==> flow/design.v <==
module BCD_Counter_2(
  input wire clk
  , input wire rst
  , output reg[6:0] Digit1
  , output reg[6:0] Digit2
);
integer d1_counter;
integer d2_counter;
initial begin
  d1_counter = 0;
  d2_counter = 0;
end
always @(posedge clk, negedge rst)
begin
  if(!rst) begin
    d1_counter <= 0;
	 d2_counter <= 0;
  end
  else begin
    if(d1_counter == 9) begin
      d1_counter <= 0;
		if(d2_counter == 9)
        d2_counter <= 0;
      else
        d2_counter <= d2_counter + 1;
    end
    else
      d1_counter <= d1_counter + 1;
  end
end
always @(d1_counter) begin
  case(d1_counter)
    0: Digit1 = 7'b1000000;
    1: Digit1 = 7'b1111001;
    2: Digit1 = 7'b0100100;
    3: Digit1 = 7'b0110000;
    4: Digit1 = 7'b0011001;
    5: Digit1 = 7'b0010010;
    6: Digit1 = 7'b0000010;
    7: Digit1 = 7'b1111000;
    8: Digit1 = 7'b0000000;
    9: Digit1 = 7'b0010000;
    default: Digit1 = 7'b1111111;
  endcase
end
always @(d2_counter) begin
  case(d2_counter)
    0: Digit2 = 7'b1111111;     
    1: Digit2 = 7'b1111001;
    2: Digit2 = 7'b0100100;
    3: Digit2 = 7'b0110000;
    4: Digit2 = 7'b0011001;
    5: Digit2 = 7'b0010010;
    6: Digit2 = 7'b0000010;
    7: Digit2 = 7'b1111000;
    8: Digit2 = 7'b0000000;
    9: Digit2 = 7'b0010000;
    default: Digit2 = 7'b1111111;
  endcase
end
endmodule
======== Reports on BCD_Counter_2 ========
The steps from the RTL of BCD_Counter_2 to its reports follow in flow order.
Line numbers count from 1 in the design file above.
Operators carry their Yosys type and port widths (W data, S select, Z words).
Cell names lack the library's common part.
A cell with - has no value.
design
  top ..................................... BCD_Counter_2
  clock ................................... clk
  cell library ............................ sky130hd
  timing corner ........................... tt_025C_1v80

======== After elaboration ========
Source: Yosys, flattened and elaborated, memories not mapped. Widths are those after wreduce; folded enables and synchronous resets count as part of the registers. Registers that Yosys merges into a memory's read port (data or address) are not register bits. Print and check cells do not count. Equal cells are merged and count once.
Memory sizes are those after Yosys's memory passes, which may raise the word count (mostly to a power of two), join words into wider ones and drop unused or constant bits.
operators by class
  muxes and demuxes ....................... 4
  $add $sub $neg .......................... 2
  eq/ne operators ......................... 2
  reduce/logical cells .................... 2
operators by type and width
  operator                 number
  $add A32 B2 Y32 const B  2
  $eq A32 B5 Y1 const B    2
  $mux W32                 2
  $logic_not A28 Y1        2
  $mux W7                  2
bit counts
  bits in read-only memories .............. 224
  input bits .............................. 2
  memories ................................ 2
  register bits after elaboration ......... 64
  output and inout bits ................... 14
  word-level cells ........................ 14
memory list
  name              depth  bits a word  read ports  write ports  RTL line  source
  (name not given)  16     7            1           0            47        case(d2_counter)
  (name not given)  16     7            1           0            32        case(d1_counter)

======== Longest topological paths ========
Longest topological path by Yosys (ltp), each cell counted once; first at word level (registers and memories cut), then after technology mapping (sequential cells cut; the memories' decode and read muxes count).
logic depth
  word-level depth ........................ 2
  ABC_AREA ................................ 0
  mapped depth ............................ 9
  gate-level depth less buffers ........... 7

======== Mapped cells and area ========
Yosys stat after the flow's synthesis: flattened, memories mapped to cells. It holds for the ABC_AREA given above (unset counts as 0); a run with the other value may have another netlist.
Totals and module areas in this step are rounded.
synthesis totals
  mapped flip-flops ....................... 64
  buffers ................................. 12
  mapped cells ............................ 367
  cell area after synthesis ............... 3580 um^2
cells by type
  type      number  area in all (um^2)
  dfrtp_1   64      1.6E+03
  xnor2_1   40      350.336
  nand3_1   34      170.163
  nand4_1   27      168.912
  ha_1      13      162.656
  xor2_1    18      157.651
  nor2_1    36      135.13
  nand2_1   27      101.347
  nor4_1    12      75.072
  o21ai_0   13      65.062
  nor4_2    5       62.56
  nor3_1    10      50.048
  inv_1     13      48.797
  nor4_4    2       42.541
  and4_1    4       35.034
  and2_1    5       31.28
  buf_6     2       22.522
  clkbuf_1  6       22.522
Not listed: further types 24, cells in them 36.

======== Timing after synthesis ========
OpenSTA on the mapped netlist: ideal clock, no wires. The path of least setup slack (recovery checks aside). Input and output delay are each 20% of the period. Register names are those of the netlist, which keeps one name where synthesis merged equal registers.
path post-synthesis
  path kind ............................... register to register
  start point ............................. register d1_counter[1]
  end point ............................... register d2_counter[10]
  arrival time ............................ 2042 ps
  path slack .............................. 75 ps
  data required time ...................... 2117 ps
  path delay .............................. 2165 ps
  path buffers ............................ 1
  clock period ............................ 2240 ps
  stages on the path ...................... 9
  period reached after synthesis .......... 2165 ps
"path delay" is the arrival time less input delay plus setup time.
"stages on the path" counts driving pins, that of a launching flip-flop among them; a cell with two outputs on the path counts twice.
"period reached after synthesis" is the clock period less the worst setup slack; recovery checks do not enter. This is arithmetic on one report: input and output delays are still those of the set period (20% each).
Between the ends stands the longest chain of elaborated cells between them, by number of cells; it is not shown to be the way that was timed. Of several equally long chains one is given.
A line is the first line of the expression or statement that the cell stems from. Yosys adds cells for indexed reads and writes and turns some case tables into memories.
At most two assigning lines are given for a register; there are more.
between the ends, post-synthesis
  cells stage by stage .................... dfrtp_1 inv_1 ha_1 and3b_1 nand4_1 or2_1 buf_6 or4_4 xnor2_2
  cells in the longest elaborated chain ... 1
RTL lines, path post-synthesis
  item           RTL line  source
  from (decl)    7         integer d1_counter;
  from (assign)  16        d1_counter <= 0;
  from (assign)  28        d1_counter <= d1_counter + 1;
  $eq A32 B5 Y1  20        if(d1_counter == 9) begin
  to (assign)    17        d2_counter <= 0;
  to (assign)    25        d2_counter <= d2_counter + 1;
  to (decl)      8         integer d2_counter;

======== Path in the finished layout ========
Path of least setup slack in the final report of run 1 (OpenROAD, finished layout, wires in). Where an end is a register, its clock arrival counts in the times.
The path's times are printed in steps of 10 ps; the period is the one set.
path after layout
  path kind ............................... register to register
  start point ............................. register d1_counter[4]
  end point ............................... register d2_counter[10]
  path slack .............................. -10 ps
  path buffers ............................ 3
  clock period ............................ 2320 ps
  stages on the path ...................... 9
  arrival time ............................ 2560 ps
  data required time ...................... 2560 ps
Between the ends stands the longest chain of elaborated cells between them, by number of cells; it is not shown to be the way that was timed. Of several equally long chains one is given.
At most two assigning lines are given for a register; there are more.
between the ends, after layout
  cells stage by stage .................... dfrtp_1 nor4_4 nand4_2 buf_4 buf_6 buf_4 or2_4 or4_4 xnor2_2
  cells in the longest elaborated chain ... 1
RTL lines, path after layout
  item           RTL line  source
  from (decl)    7         integer d1_counter;
  from (assign)  16        d1_counter <= 0;
  from (assign)  28        d1_counter <= d1_counter + 1;
  $eq A32 B5 Y1  20        if(d1_counter == 9) begin
  to (assign)    17        d2_counter <= 0;
  to (assign)    25        d2_counter <= d2_counter + 1;
  to (decl)      8         integer d2_counter;

Stored flow runs of BCD_Counter_2 (2 of them; Yosys, OpenROAD, sky130hd). They differ in their settings and are not a sequence. Constraints: input delay and output delay 20% of the set period each, output load 0.01 pF.
By "clock period achieved" is meant the clock period of the run minus its worst setup slack. This is arithmetic on one report: input and output delays are still those of the set period (20% each).
"time used up by the worst setup path": the worst setup path's part of the clock period (all of it between registers, 20% less for each end at a port) less its slack. A launch clock that arrives late makes it longer, a capture clock that arrives late makes it shorter.
"total design power" is the tool's figure for a default switching activity; nothing was simulated.
"time used up by the worst setup path" is known to 10 ps.
The measured numbers are rounded.

---- run 1 ----
settings
  period_ns = 2.32
  SETUP_SLACK_MARGIN = 0.08
  CAP_MARGIN = 20
  CORE_MARGIN = 2
  CORE_UTILIZATION = 40
  SLEW_MARGIN = 20
results
  area of the synthesized netlist ......... 3580 um^2
  total design power ...................... 2.03 mW
  utilization in the final report ......... 0.545
  area inside the die boundary ............ 9710 um^2
  smallest setup slack .................... -6 ps
  time used up by the worst setup path .... 2330 ps
  class of the worst setup path ........... register to register
  total negative slack on setup checks .... -9 ps
  std-cell area (final layout) ............ 4730 um^2
  clock period achieved ................... 2326 ps

---- run 2 ----
settings
  period_ns = 1.91
  CORE_UTILIZATION = 43
  SETUP_SLACK_MARGIN = 0.36
  PLACE_DENSITY_LB_ADDON = 0.15
  CORE_ASPECT_RATIO = 1.02
  CORE_MARGIN = 8
  CELL_PAD_IN_SITES_GLOBAL_PLACEMENT = 3
  TNS_END_PERCENT = 35
  ABC_AREA = 1
  CTS_CLUSTER_DIAMETER = 313
  SLEW_MARGIN = 15
  MIN_ROUTING_LAYER = met2
  CAP_MARGIN = 20
results
  incomplete, placement halted on FLW-0024
