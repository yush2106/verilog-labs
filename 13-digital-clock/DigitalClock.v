==> flow/design.v <==
module DigitalClock(
  input wire clk
  , input wire rst
  , input wire add_minute
  , input wire subtract_minute
  , input wire add_hour
  , input wire subtract_hour
  , output reg[6:0] second_1
  , output reg[6:0] second_2
  , output reg[6:0] minute_1
  , output reg[6:0] minute_2
  , output reg[6:0] hour_1
  , output reg[6:0] hour_2
);
reg[1:0] hr_digit2;
reg[3:0] hr_digit1;
reg[2:0] min_digit2;
reg[3:0] min_digit1;
reg[2:0] sec_digit2;
reg[3:0] sec_digit1;
reg[25:0] counter;
reg clk_out;
localparam max_count = 50_000_000 - 1;
always @(posedge clk, negedge rst) begin
  if (!rst) begin
    counter <= 0;     
    clk_out <= 0;     
  end
  else begin
    if(counter >= max_count) begin
      counter <= 0;     
      clk_out <= 1;
    end
    else begin
      counter <= counter + 1;     
      clk_out <= 0;
    end
  end
end
function [6:0] DecodeDigit;
  input [3:0] num;
  begin
    case(num)
      4'd0: DecodeDigit = 7'b1000000;
      4'd1: DecodeDigit = 7'b1111001;
      4'd2: DecodeDigit = 7'b0100100;
      4'd3: DecodeDigit = 7'b0110000;
      4'd4: DecodeDigit = 7'b0011001;
      4'd5: DecodeDigit = 7'b0010010;
      4'd6: DecodeDigit = 7'b0000010;
      4'd7: DecodeDigit = 7'b1111000;
      4'd8: DecodeDigit = 7'b0000000;
      4'd9: DecodeDigit = 7'b0010000;
      default: DecodeDigit = 7'b1111111;
    endcase
  end
endfunction
reg add_minute_sync_0, add_minute_sync_1, add_minute_flag;
always @(posedge clk, negedge rst) begin
  if (!rst) begin
    add_minute_sync_0 <= 1'b1;
    add_minute_sync_1 <= 1'b1;
    add_minute_flag <= 1'b0;
  end else begin
    add_minute_sync_0 <= add_minute;
    add_minute_sync_1 <= add_minute_sync_0;
    add_minute_flag <= add_minute_sync_1 & ~add_minute_sync_0;
  end
end
reg sub_minute_sync_0, sub_minute_sync_1, sub_minute_flag;
always @(posedge clk, negedge rst) begin
  if (!rst) begin
    sub_minute_sync_0 <= 1'b1;
    sub_minute_sync_1 <= 1'b1;
    sub_minute_flag <= 1'b0;
  end else begin
    sub_minute_sync_0 <= subtract_minute;
    sub_minute_sync_1 <= sub_minute_sync_0;
    sub_minute_flag <= sub_minute_sync_1 & ~sub_minute_sync_0;
  end
end
reg add_hour_sync_0, add_hour_sync_1, add_hour_flag;
always @(posedge clk, negedge rst) begin
  if (!rst) begin
    add_hour_sync_0 <= 1'b1;
    add_hour_sync_1 <= 1'b1;
    add_hour_flag <= 1'b0;
  end else begin
    add_hour_sync_0 <= add_hour;
    add_hour_sync_1 <= add_hour_sync_0;
    add_hour_flag <= add_hour_sync_1 & ~add_hour_sync_0;
  end
end
reg sub_hour_sync_0, sub_hour_sync_1, sub_hour_flag;
always @(posedge clk, negedge rst) begin
  if (!rst) begin
    sub_hour_sync_0 <= 1'b1;
    sub_hour_sync_1 <= 1'b1;
    sub_hour_flag <= 1'b0;
  end else begin
    sub_hour_sync_0 <= subtract_hour;
    sub_hour_sync_1 <= sub_hour_sync_0;
    sub_hour_flag <= sub_hour_sync_1 & ~sub_hour_sync_0;
  end
end
always @(posedge clk, negedge rst) begin
  if(!rst) begin
    hr_digit2 <= 2'd1;
    hr_digit1 <= 4'd2;
    min_digit2 <= 3'd3;
    min_digit1 <= 4'd0;
    sec_digit2 <= 3'd4;
    sec_digit1 <= 4'd5;
  end
  else begin
    if(add_minute_flag) begin
      if(min_digit1 == 4'd9) begin
        min_digit1 <= 4'd0;
        if(min_digit2 == 3'd5)
          min_digit2 <= 3'd0;
        else
          min_digit2 <= min_digit2 + 3'd1;
      end
      else
        min_digit1 <= min_digit1 + 4'd1;
    end
    else if(sub_minute_flag) begin
      if(min_digit1 == 4'd0) begin
        min_digit1 <= 4'd9;
        if(min_digit2 == 3'd0)
          min_digit2 <= 3'd5;
        else
          min_digit2 <= min_digit2 - 3'd1;
      end
      else
        min_digit1 <= min_digit1 - 4'd1;
    end
    else if(add_hour_flag) begin
      if(hr_digit2 == 2'd2 && hr_digit1 == 4'd3) begin
        hr_digit2 <= 2'd0;
        hr_digit1 <= 4'd0;
      end
      else begin
        if(hr_digit1 == 4'd9) begin
          hr_digit1 <= 4'd0;
          hr_digit2 <= hr_digit2 + 2'd1;
        end
        else
          hr_digit1 <= hr_digit1 + 4'd1;
      end
    end
    else if(sub_hour_flag) begin
      if(hr_digit2 == 2'd0 && hr_digit1 == 4'd0) begin
        hr_digit2 <= 2'd2;
        hr_digit1 <= 4'd3;
      end
      else begin
        if(hr_digit1 == 4'd0) begin
          hr_digit1 <= 4'd9;
          hr_digit2 <= hr_digit2 - 2'd1;
        end
        else
          hr_digit1 <= hr_digit1 - 4'd1;
      end
    end
    if(clk_out) begin
      if(sec_digit1 == 4'd9) begin
        sec_digit1 <= 4'd0;
        if(sec_digit2 == 3'd5) begin
          sec_digit2 <= 3'd0;
          if(min_digit1 == 4'd9) begin
            min_digit1 <= 4'd0;
            if(min_digit2 == 3'd5) begin
              min_digit2 <= 3'd0;
              if(hr_digit2 == 2'd2 && hr_digit1 == 4'd3) begin
                hr_digit2 <= 2'd0;
                hr_digit1 <= 4'd0;
              end
              else if(hr_digit2 != 2'd2 && hr_digit1 == 4'd9) begin
                hr_digit1 <= 4'd0;
                hr_digit2 <= hr_digit2 + 2'd1;
              end
              else
                hr_digit1 <= hr_digit1 + 4'd1;
            end
            else
              min_digit2 <= min_digit2 + 3'd1;
          end
          else
            min_digit1 <= min_digit1 + 4'd1;
        end
        else
          sec_digit2 <= sec_digit2 + 3'd1;
      end
      else
          sec_digit1 <= sec_digit1 + 4'd1;
	 end
    hour_2 = DecodeDigit(hr_digit2);
    hour_1 = DecodeDigit(hr_digit1);
    minute_2 = DecodeDigit(min_digit2);
    minute_1 = DecodeDigit(min_digit1);
    second_2 = DecodeDigit(sec_digit2);
    second_1 = DecodeDigit(sec_digit1);
  end
end
endmodule
# From RTL to reports: DigitalClock
# The steps from the RTL of DigitalClock to its reports follow in flow order.
# Lines are those of the file above, counted from 1.
# Library cell names are shortened.
# A cell with -- has no value.
# design
design	DigitalClock
clk_port	clk
cell_library	sky130hd
lib_corner	tt_025C_1v80

# After elaboration
# Source: Yosys, flattened and elaborated, memories not mapped. Widths are those after wreduce. Registers that Yosys merges into a memory's read port (data or address) are not register bits. Print and check cells do not count. Equal cells are merged and count once.
# Memory sizes are those after Yosys's memory passes, which may raise the word count (mostly to a power of two), join words into wider ones and drop unused or constant bits.
# bits
regBits	66
n_memories	5
clocked_rd_ports_x_width	35
out_inout_bits	42
rom_bits	448
input_bits	6
# op_classes
n_reduce_logical	8
n_addsub	11
compare	1
muxes	52
bitwise	8
eq_ne	10
# memory_table
name	words	width	read_ports	write_ports	line	text
(no name shown)	16	7	1	0	43	case(num)
(no name shown)	16	7	1	0	43
(no name shown)	16	7	1	0	43
(no name shown)	8	7	1	0	43
(no name shown)	8	7	1	0	43
# op_table
operator	n
2-to-1 mux 4 bit	23
2-to-1 mux 3 bit	11
2-to-1 mux 2 bit	15
parallel mux 7 bit (select 4 bit)	1
adder 26 x 1 -> 26 bit with constant B	1
>= comparator 26 bit with constant B	1
2-to-1 mux 26 bit	1
adder 4 x 1 -> 4 bit with constant B	3
equality test 4 bit with constant B	3
subtractor 4 x 1 -> 4 bit with constant B	2
logical NOT 4 bit	2
adder 3 x 1 -> 3 bit with constant B	2
equality test 3 bit with constant B	2
AND 1 bit	4
NOT 1 bit	4
equality test 2 bit with constant B	2
equality test 4 x 2 -> 1 bit with constant B	1
logical AND 1 bit	3
subtractor 3 x 1 -> 3 bit with constant B	1
logical NOT 3 bit	1
adder 2 x 1 -> 2 bit with constant B	1
subtractor 2 x 1 -> 2 bit with constant B	1
equality test 2 x 1 -> 1 bit with constant B	1
inequality test 2 bit with constant B	1
logical NOT 2 bit	1
AND reduction 2 bit	1
2-to-1 mux 1 bit	1

# Logic depth
# Depth = most cells in a row (Yosys ltp): at word level without a register or memory, in the mapped netlist without a sequential cell, where the memories' decode and read muxes count.
# logic_depth
depth_word	14
ABC_AREA	0
ltp_mapped	8
ltp_nobuf	7

# Synthesis result
# Source: synth_stat.txt of the flow (Yosys; design flattened, memories mapped). It holds for the ABC_AREA given above (unset counts as 0); a run with the other value may have another netlist.
# The area totals of this step are shown rounded.
# mapped
area_um2	5211
buf_cells	21
stdcells	502
ff_cells	99
seq_area_um2	2696
# by_type
cell	n
edfxtp_1	40
dfrtp_1	44
ha_1	34
dfstp_2	15
o21ai_0	40
nand2_1	48
a21oi_1	34
nor2_1	45
xnor2_1	14
xor2_1	14
inv_1	25
nor2_4	8
nor3_1	14
nand3_1	13
and4_1	7
clkbuf_1	15
a31oi_1	8
nand4_1	8
# Other cell types: 38; their cells: 76.

# Worst setup path after synthesis
# OpenSTA on the mapped netlist: ideal clock, no wires. The path of least setup slack (recovery checks aside). Input and output delay are each 20% of the period. Register names are those of the netlist, which keeps one name where synthesis merged equal registers.
# synth_path
path_type	register to register
startpoint	reg min_digit1[1]
endpoint	reg hr_digit1[0]
tclk_ns	2.35
stages	8
launch_ns	0.000
setup_ns	0.134
path_delay_ns	2.067
arrival_ns	1.933
slack_ns	0.283
synth_period_reached_ns	2.067
# "path_delay_ns" = arrival - input delay + setup time.
# "stages": output pins that drive a net of the path, with the launching flip-flop's if there is one; two outputs of one cell count as two.
# "synth_period_reached_ns" is the clock period less the worst setup slack; recovery checks do not enter. This is arithmetic on one report: input and output delays are still those of the set period (20% each).
# The rows between start and end are the longest chain of elaborated cells between them; the timing report does not say that the signal goes this way. Where chains are equally long, one stands for them.
# A line is the first line of the expression or statement that the cell stems from. Yosys adds cells for indexed reads and writes and turns some case tables into memories.
# A register here has more assigning lines than the two given.
# synth_between
cell_sequence	dfrtp_1 -> inv_1 -> ha_1 -> nand3b_1 -> nor4_1 -> a21oi_1 -> a21oi_1 -> nor3_1
elab_chain_cells	5
cone_cells	5
# synth_rtl
item	line	text
start, declared	18	reg[3:0] min_digit1;
start, assigned	125	min_digit1 <= min_digit1 + 4'd1;
start, assigned	136	min_digit1 <= min_digit1 - 4'd1;
equality test 4 bit	171	if(min_digit1 == 4'd9) begin
2-to-1 mux 4 bit	171
2-to-1 mux 4 bit	169	if(sec_digit2 == 3'd5) begin
2-to-1 mux 4 bit	167	if(sec_digit1 == 4'd9) begin
2-to-1 mux 4 bit	166	if(clk_out) begin
end, assigned	149	hr_digit1 <= hr_digit1 + 4'd1;
end, assigned	163	hr_digit1 <= hr_digit1 - 4'd1;
end, declared	16	reg[3:0] hr_digit1;

# Path in the finished layout
# Path of least setup slack in the final report of stored run 1 (OpenROAD, finished layout, wires in). Where an end is a register, its clock arrival counts in the times.
# layout_path
path_type	register to register
startpoint	reg sec_digit1[0]
endpoint	reg hr_digit2[0]
launch_ns	0.34
arrival_ns	2.32
setup_ns	0.08
stages	7
slack_ns	0.11
tclk_ns	2.16
# The rows between start and end are the longest chain of elaborated cells between them; the timing report does not say that the signal goes this way. Where chains are equally long, one stands for them.
# A register here has more assigning lines than the two given.
# layout_between
cell_sequence	dfstp_2 -> ha_1 -> nand4b_1 -> or4_4 -> nor3_2 -> a211oi_1 -> a31oi_1
elab_chain_cells	3
cone_cells	3
# layout_rtl
item	line	text
start, declared	20	reg[3:0] sec_digit1;
start, assigned	113	sec_digit1 <= 4'd5;
start, assigned	196	sec_digit1 <= sec_digit1 + 4'd1;
equality test 4 bit	167	if(sec_digit1 == 4'd9) begin
2-to-1 mux 2 bit	167
2-to-1 mux 2 bit	166	if(clk_out) begin
end, assigned	160	hr_digit2 <= hr_digit2 - 2'd1;
end, assigned	181	hr_digit2 <= hr_digit2 + 2'd1;
end, declared	15	reg[1:0] hr_digit2;

# Stored flow runs of DigitalClock (2 of them; Yosys, OpenROAD, sky130hd). They differ in their settings and are not a sequence. Constraints: input delay and output delay 20% of the set period each, output load 0.01 pF.
# "achievedPeriod_ns": clock period set for the run, less the worst setup slack. It is reckoned from that one timing run; input and output delays stay at 20% of the period that was set.
# "timing.worst_path_ns" is the time allowed to the run's worst setup path (the clock period less input and output delay, where it has them) less its slack. Clock arrival times count: a late capture clock shortens it, a late launch clock lengthens it.
# "totalPower_mw": no workload was simulated; the value follows from the tool's default switching activity.
# Measured values are rounded.
# Settings: - = not set for that run.
stored run	period_ns	CORE_UTILIZATION	CAP_MARGIN	CORE_MARGIN	SLEW_MARGIN	PLACE_DENSITY_LB_ADDON	HOLD_SLACK_MARGIN	CORE_ASPECT_RATIO	CELL_PAD_IN_SITES_GLOBAL_PLACEMENT	CELL_PAD_IN_SITES_DETAIL_PLACEMENT	TNS_END_PERCENT	GPL_TIMING_DRIVEN	total_die_area_um2	yosys.chip_area_um2	tns_setup_ns	final_stdcell_area_um2	fin_ws_ns	fin_util_frac	achievedPeriod_ns	totalPower_mw	timing.worst_path_ns	worst_path_kind
stored run 1	2.16	68	20	2	20	-	-	-	-	-	-	-	8380	5211	0.000	6055	0.110	0.826	2.050	6.097	2.05	register to register
stored run 2	3.73	31	20	2	20	0.15	0.27	1.42	3	0	35	0	17880	5211	0.000	6320	1.108	0.384	2.622	3.940	2.62	register to register
